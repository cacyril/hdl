==> flow/design.v <==
module UART_RX
   (input clk,
	 input RX_LINE,
	 output reg BUSY,
	 output reg [7:0] DATA = 7'b0,
	 output reg ACK = 1'b0
	);
	 parameter BAUD_COUNT = 'd5207;
	 reg [3:0] INDEX = 4'h0;
	 reg [15:0] COUNTER;
	 reg RX_IN_PROGRESS = 1'b0;
	 reg [8:0] RX_DATA = 9'b0;
	 reg shift_rx_bit1 = 1'b1;
	 reg shift_rx_bit2 = 1'b1;
	 always @(posedge clk)
	   begin
		   shift_rx_bit1 <= RX_LINE;
			shift_rx_bit2 <= shift_rx_bit1;
	     if(!RX_IN_PROGRESS & !shift_rx_bit2)
		    begin
		      RX_IN_PROGRESS <= 1'b1;
			   BUSY <= 1'b1;
			   COUNTER <= 0;
		    end
		  if(RX_IN_PROGRESS)
		    begin
			   if(COUNTER < BAUD_COUNT)
			     COUNTER <= COUNTER + 16'b1;
			   else
			     COUNTER <= 0;
			   if(COUNTER == ((BAUD_COUNT >>1) + 1))
			     begin
			 	    if(INDEX < 4'd9)
			 		   begin
			 		     RX_DATA[INDEX] <= shift_rx_bit2;
			 		     INDEX <= INDEX + 4'b1;
			 		   end
			 		 else
					   begin
					     if(!RX_DATA[0] & shift_rx_bit2)
					       begin
					         INDEX <= 0;
					   	   BUSY <= 0;
					   	   ACK <= 1'b1;
					   	   RX_IN_PROGRESS <= 0;
					   	 end
						  else
						    ACK <= 0;
					   end
				 end
         end
       if(!RX_IN_PROGRESS & ACK)
		   DATA <= RX_DATA[8:1];
		 else
		   DATA <= 8'b0;
      end
endmodule 
module uart_top
   (input clk_50,
	 input RX_LINE,
	 input [3:0] KEY,
	 input [9:0] SWITCH,
	 output TX_LINE,
	 output reg [9:0] LED
	);
	reg TX_START = 1'b0;
	reg [7:0] TX_DATA = 8'h00;
	reg KEY_PRESSED = 1'b0;
	reg KEY_RELEASED = 1'b0;
	wire TX_BUSY;
	wire RX_BUSY;
	wire [7:0] RX_DATA;
	wire ACK;
	UART_TX uart_tx_0  (.clk(clk_50),
	                  .START(TX_START),
							.DATA(TX_DATA),
							.TX_LINE(TX_LINE),
							.BUSY(TX_BUSY)
							);
	UART_RX uart_rx_0 (.clk(clk_50),
	                   .RX_LINE(RX_LINE),
							 .BUSY(RX_BUSY),
							 .DATA(RX_DATA),
							 .ACK(ACK)	
	                  );
	always @(posedge clk_50)
	  begin			
		if(!KEY[0])
		  KEY_PRESSED = 1'b1;
		if(KEY[0] & KEY_PRESSED)
		  KEY_RELEASED = 1'b1;
		if(KEY_PRESSED & KEY_RELEASED & !TX_BUSY)
		  begin
		    TX_START <= 1'b1;
			 TX_DATA   <= SWITCH[7:0];
			 KEY_PRESSED <= 1'b0;
			 KEY_RELEASED <= 1'b0;
		  end
		else
		  begin
		    TX_START <= 1'b0;
		  end
	 end
	always @(*)
	  begin
	    if(!RX_BUSY & ACK)
		   LED[7:0] = RX_DATA;
		else
		  LED = 8'h00;
	  end
endmodule	
module UART_TX
   (input clk,
	 input START,
	 input [7:0] DATA,
	 output reg TX_LINE = 1'b1,
	 output reg BUSY = 1'b0
	);
	parameter BAUD_COUNT = 'd5207;
	parameter HALF_BAUD_COUNT = BAUD_COUNT/2;
	reg TX_IN_PROGRESS = 1'b0;
	reg [15:0] COUNTER = 16'h0000;
	reg [3:0] INDEX = 4'h0;
	reg [8:0] TX_DATA = 9'b0;
	always @(posedge clk)
	  begin
	    if(!TX_IN_PROGRESS & START)
		   begin
			  TX_IN_PROGRESS <= 1'b1;
			  BUSY <= 1'b1;
			  TX_LINE <= 0;  
			  TX_DATA <= {1'b1,DATA};
			  INDEX <= 0;
			  COUNTER <= 0;
			end
		 if(TX_IN_PROGRESS)
		   begin
			  if(COUNTER < BAUD_COUNT)
			    COUNTER <= COUNTER + 16'b1;
			  else
			    COUNTER <= 0;
			  if(COUNTER == BAUD_COUNT)
			    begin
					if(INDEX < 4'd9)
					  begin
					    TX_LINE <= TX_DATA[INDEX];
				       INDEX <= INDEX + 4'b1;
					  end
			      else
			        begin
			          INDEX <= 4'd0;
				       TX_IN_PROGRESS <= 1'b0;
				       BUSY <= 1'b0;
						 TX_LINE <= 1'b1;
                 end	
				 end		 
			end
	  end
endmodule
Tool chain data of uart_top. What the tools print for uart_top, step after step. Line numbers count from 1 in the design file above. Operators: Yosys type, input widths -> output width; for muxes data width and select width s. Library cell names are shortened. A cell with n/a has no value.

Top: uart_top. Clock: clk_50. Cell library: sky130hd. Library corner: tt_025C_1v80.

After elaboration. Counts by Yosys on the flattened word-level netlist (proc, flatten, opt, wreduce; memories kept). Register bits leave out memories and registers merged into their read ports (data or address). Print and check cells are left out. Cells with the same type and inputs are merged into one.

The figure for add/subtract/negate cells is 5. Multipliers: 0. Div/mod/pow operators: 0. Under order comparisons stands 4. Under eq/ne operators stands 2. For shift operators the number is 3. For mux-type cells the number is 39. The figure for bitwise gates (word level) is 12. The entry for reductions and logical operators reads 12.

Operator list (count): $mux 16 (6); $add 16x1->16 const B (2); $lt 16x13->1 const B (2); $mux 1 (26); $mux 4 (6); $eq 16x12->1 const B (1); $eq 16x13->1 const B (1); $shift 1x5->9 (1); $shift 1x5->9 const A (1); $reduce_and 3->1 (3); $shiftx 9x4->1 (1); $and 9x9->9 (1); $or 9x9->9 (1); $not 9->9 (1); $and 1x1->1 (8); $add 4x1->4 const B (2); $lt 4x4->1 const B (2); $mux 8 (1); $logic_not 1->1 (6); $reduce_bool 2->1 (3); $neg 4->5 (1); $not 1->1 (1).

For register bits the number is 85. For bits in latches the number is 0. The figure for RAM bits is 0. Under bits in read-only memories stands 0. The figure for clocked read ports x word width is 0. For memory cells the number is 0.

Depth. Depth = most cells in a row (Yosys ltp): at word level without a register or memory, in the mapped netlist without a sequential cell, where the memories' decode and read muxes count.

Word-level depth: 7. The figure for ABC_AREA is 0. The figure for mapped depth is 8.

After synthesis. The flow's flattened synthesis, as Yosys stat reports it; memories are mapped. The netlist is that of the ABC_AREA named above (0 if unset); the other value can give another one. Totals and module areas in this step are rounded.

The entry for standard cells after synthesis reads 340. For chip area (Yosys) the number is 3950 µm². Sequential area: 2330 µm². Under flip-flops stands 85. The entry for buffer cells reads 10.

Cell types (count): edfxtp_1 (63); dfxtp_1 (22); nor2_1 (40); and2_1 (21); xor2_1 (13); ha_1 (9); nand2_1 (28); xnor2_1 (9); nand3_1 (13); o2bb2ai_1 (7); nor2_2 (9); inv_1 (13); mux2i_1 (4); nor2b_1 (6); a21oi_1 (7); nand4_1 (5); o32ai_4 (1); and4_1 (3).

Other cell types: 37; their cells: 67. The figures by module come from a second, unflattened synthesis with its own total; it is not the netlist above.

For cells (unflattened synthesis) the number is 338. Under area total of the unflattened synthesis stands 4050 µm².

Each row is one instance without its submodules.

By module: UART_RX (instances 1, cells 178, area 2010 µm², sequential area 1140 µm²); UART_TX (instances 1, cells 130, area 1610 µm², sequential area 891 µm²); uart_top (instances 1, cells 30, area 425 µm², sequential area 300 µm²).

Worst setup path after synthesis. Source: OpenSTA report_checks on the synthesized netlist (no wires, ideal clock, input and output delay 20% of the period each), path of least setup slack; recovery checks are left aside. Register names are those of the netlist, which keeps one name where synthesis merged equal registers.

Path type: register -> register. Start: reg uart_rx_0.COUNTER[0]. End: reg uart_rx_0.RX_DATA[0]. The entry for clock period reads 3800 ps. For launch time at the first pin the number is 0 ps. Arrival: 1778 ps. The figure for required time is 3426 ps. Under path slack stands 1648 ps. The figure for delay of the path is 2152 ps. The entry for driving pins on the path reads 8. The figure for path buffers is 0. Synthesis period reached: 2152 ps.

"delay of the path" = arrival - input delay + setup time. "driving pins on the path": output pins that drive a net of the path, with the launching flip-flop's if there is one; two outputs of one cell count as two. "synthesis period reached" is the clock period less the worst setup slack; recovery checks do not enter. This is arithmetic on one report: input and output delays are still those of the set period (20% each). The rows between start and end are the longest chain of elaborated cells between them; the timing report does not say that the signal goes this way. Where chains are equally long, one stands for them. Each line given opens the expression or statement behind the cell; cells for indexed reads and writes are added by Yosys, which also makes memories of some case tables. A register here has more assigning lines than the two given.

Cell sequence: edfxtp_1 -> inv_1 -> ha_1 -> nor4bb_1 -> nand2_1 -> nor4_1 -> nand3_1 -> nor2_1. The figure for cells in the longest elaborated chain is 2.

Ends and longest elaborated chain, post-synthesis: start: declaration (RTL line 10) `reg [15:0] COUNTER;`; start: assignment (RTL line 23) `COUNTER <= 0;`; start: assignment (RTL line 28) `COUNTER <= COUNTER + 16'b1;`; $eq 16x12->1 (RTL line 31) `if(COUNTER == ((BAUD_COUNT >>1) + 1))`; $reduce_and 3->1; end: assignment (RTL line 35) `RX_DATA[INDEX] <= shift_rx_bit2;`; end: declaration (RTL line 12) `reg [8:0] RX_DATA = 9'b0;`.

Timing after layout. Path of least setup slack in the final report of job 1 (OpenROAD, finished layout, wires in). Where an end is a register, its clock arrival counts in the times. The report prints the path's times to 10 ps; the period is as set.

Path type: register -> register. Start: reg uart_rx_0.INDEX[1]. End: reg uart_rx_0.RX_DATA[8]. The entry for clock period reads 1830 ps. For launch time at the first pin the number is 340 ps. Arrival: 1910 ps. The figure for required time is 1930 ps. Under path slack stands 20 ps. The entry for driving pins on the path reads 8. The figure for path buffers is 0.

The rows between start and end are the longest chain of elaborated cells between them; the timing report does not say that the signal goes this way. Where chains are equally long, one stands for them. The path ends at the data pin of a flip-flop with enable; ways to the enable are not counted.

Cell sequence: edfxtp_1 -> inv_2 -> ha_4 -> and2b_2 -> nand2_4 -> o2bb2ai_4 -> nand2_2 -> mux2_4. The figure for cells in the longest elaborated chain is 5.

Ends and longest elaborated chain, post-layout: start: declaration (RTL line 9) `reg [3:0] INDEX = 4'h0;`; start: assignment (RTL line 36) `INDEX <= INDEX + 4'b1;`; start: assignment (RTL line 42) `INDEX <= 0;`; $neg 4->5 (RTL line 35) `RX_DATA[INDEX] <= shift_rx_bit2;`; $shift 1x5->9 (RTL line 35); $not 9->9 (RTL line 35); $and 9x9->9 (RTL line 35); $or 9x9->9 (RTL line 35); end: assignment (RTL line 35); end: declaration (RTL line 12) `reg [8:0] RX_DATA = 9'b0;`.

# Flow runs of uart_top

Stored flow runs of uart_top (2 of them; Yosys, OpenROAD, sky130hd). They differ in their settings and are not a sequence. Constraints: input delay and output delay 20% of the set period each, output load 0.01 pF. "reached clock period" means the clock period less the worst setup slack. The figure is calculated, with input and output delays left at 20% of the set period. "critical setup path time" is the time allowed to the run's worst setup path (the clock period less input and output delay, where it has them) less its slack. Clock arrival times count: a late capture clock shortens it, a late launch clock lengthens it. "total design power": no workload was simulated; the value follows from the tool's default switching activity. "critical setup path time" is given in steps of 10 ps. Values from the reports are rounded here.

Files of job 1:
==> flow/run.sh <==
#!/bin/bash
# the make line also repeats the synthesis and layout settings of config.mk as NAME=value (left out here)
make -C /OpenROAD-flow-scripts/flow DESIGN_CONFIG=/design/flow/config.mk WORK_HOME=/design/flow/orfs CLKGATE_MAP_FILE= finish
==> flow/config.mk <==
export PLATFORM = sky130hd
export DESIGN_NAME = uart_top
export DESIGN_NICKNAME = uart_top
export VERILOG_FILES = /design/flow/design.v
export SDC_FILE = /design/flow/constraint.sdc
export NUM_CORES = 4
export LEC_CHECK = 0
export ABC_AREA = 0
export CAP_MARGIN = 20
export CELL_PAD_IN_SITES_GLOBAL_PLACEMENT = 2
export CORE_MARGIN = 2
export CORE_UTILIZATION = 45
export GPL_TIMING_DRIVEN = 1
export MIN_ROUTING_LAYER = met1
export PLACE_DENSITY = 0.85
export SETUP_SLACK_MARGIN = 0.15
export SLEW_MARGIN = 20
==> flow/constraint.sdc <==
create_clock -name core_clock -period 1.83 [get_ports {clk_50}]
set_input_delay 0.3660 -clock core_clock [delete_from_list [all_inputs] [get_ports {clk_50}]]
set_output_delay 0.3660 -clock core_clock [all_outputs]
set_load 0.01 [all_outputs]

Results of job 1. The area of the synthesized netlist reads 3,950 µm². The area inside the die boundary reads 9,530 µm². The standard-cell area after layout reads 5,200 µm². The measured final utilization is 60.6 %. For the setup slack of the critical path the run shows 19 ps. The measured sum of negative setup slack is 0 ps. The worst-case hold slack is 350 ps. The total design power stands at 3,560 µW. For the reached clock period the run shows 1,811 ps. The critical setup path time is 1,810 ps. Type of the worst setup path: register -> register.

Files of job 2:
==> flow/run.sh <==
#!/bin/bash
# the make line also repeats the synthesis and layout settings of config.mk as NAME=value (left out here)
make -C /OpenROAD-flow-scripts/flow DESIGN_CONFIG=/design/flow/config.mk WORK_HOME=/design/flow/orfs CLKGATE_MAP_FILE= finish
==> flow/config.mk <==
export PLATFORM = sky130hd
export DESIGN_NAME = uart_top
export DESIGN_NICKNAME = uart_top
export VERILOG_FILES = /design/flow/design.v
export SDC_FILE = /design/flow/constraint.sdc
export NUM_CORES = 4
export LEC_CHECK = 0
export CAP_MARGIN = 20
export CELL_PAD_IN_SITES_GLOBAL_PLACEMENT = 1
export CORE_ASPECT_RATIO = 0.52
export CORE_MARGIN = 3
export CORE_UTILIZATION = 29
export CTS_CLUSTER_DIAMETER = 33
export CTS_CLUSTER_SIZE = 33
export GPL_ROUTABILITY_DRIVEN = 0
export PLACE_DENSITY_LB_ADDON = 0.12
export SETUP_SLACK_MARGIN = 0.15
export SLEW_MARGIN = 20
==> flow/constraint.sdc <==
create_clock -name core_clock -period 3.86 [get_ports {clk_50}]
set_input_delay 0.7720 -clock core_clock [delete_from_list [all_inputs] [get_ports {clk_50}]]
set_output_delay 0.7720 -clock core_clock [all_outputs]
set_load 0.01 [all_outputs]

Results of job 2. The area of the synthesized netlist reads 3,950 µm². The area inside the die boundary reads 15,100 µm². The standard-cell area after layout reads 4,670 µm². The measured final utilization is 35.5 %. For the setup slack of the critical path the run shows 1,320 ps. The measured sum of negative setup slack is 0 ps. The worst-case hold slack is 332 ps. The total design power stands at 2,070 µW. For the reached clock period the run shows 2,542 ps. The critical setup path time is 2,540 ps. Type of the worst setup path: register -> register.
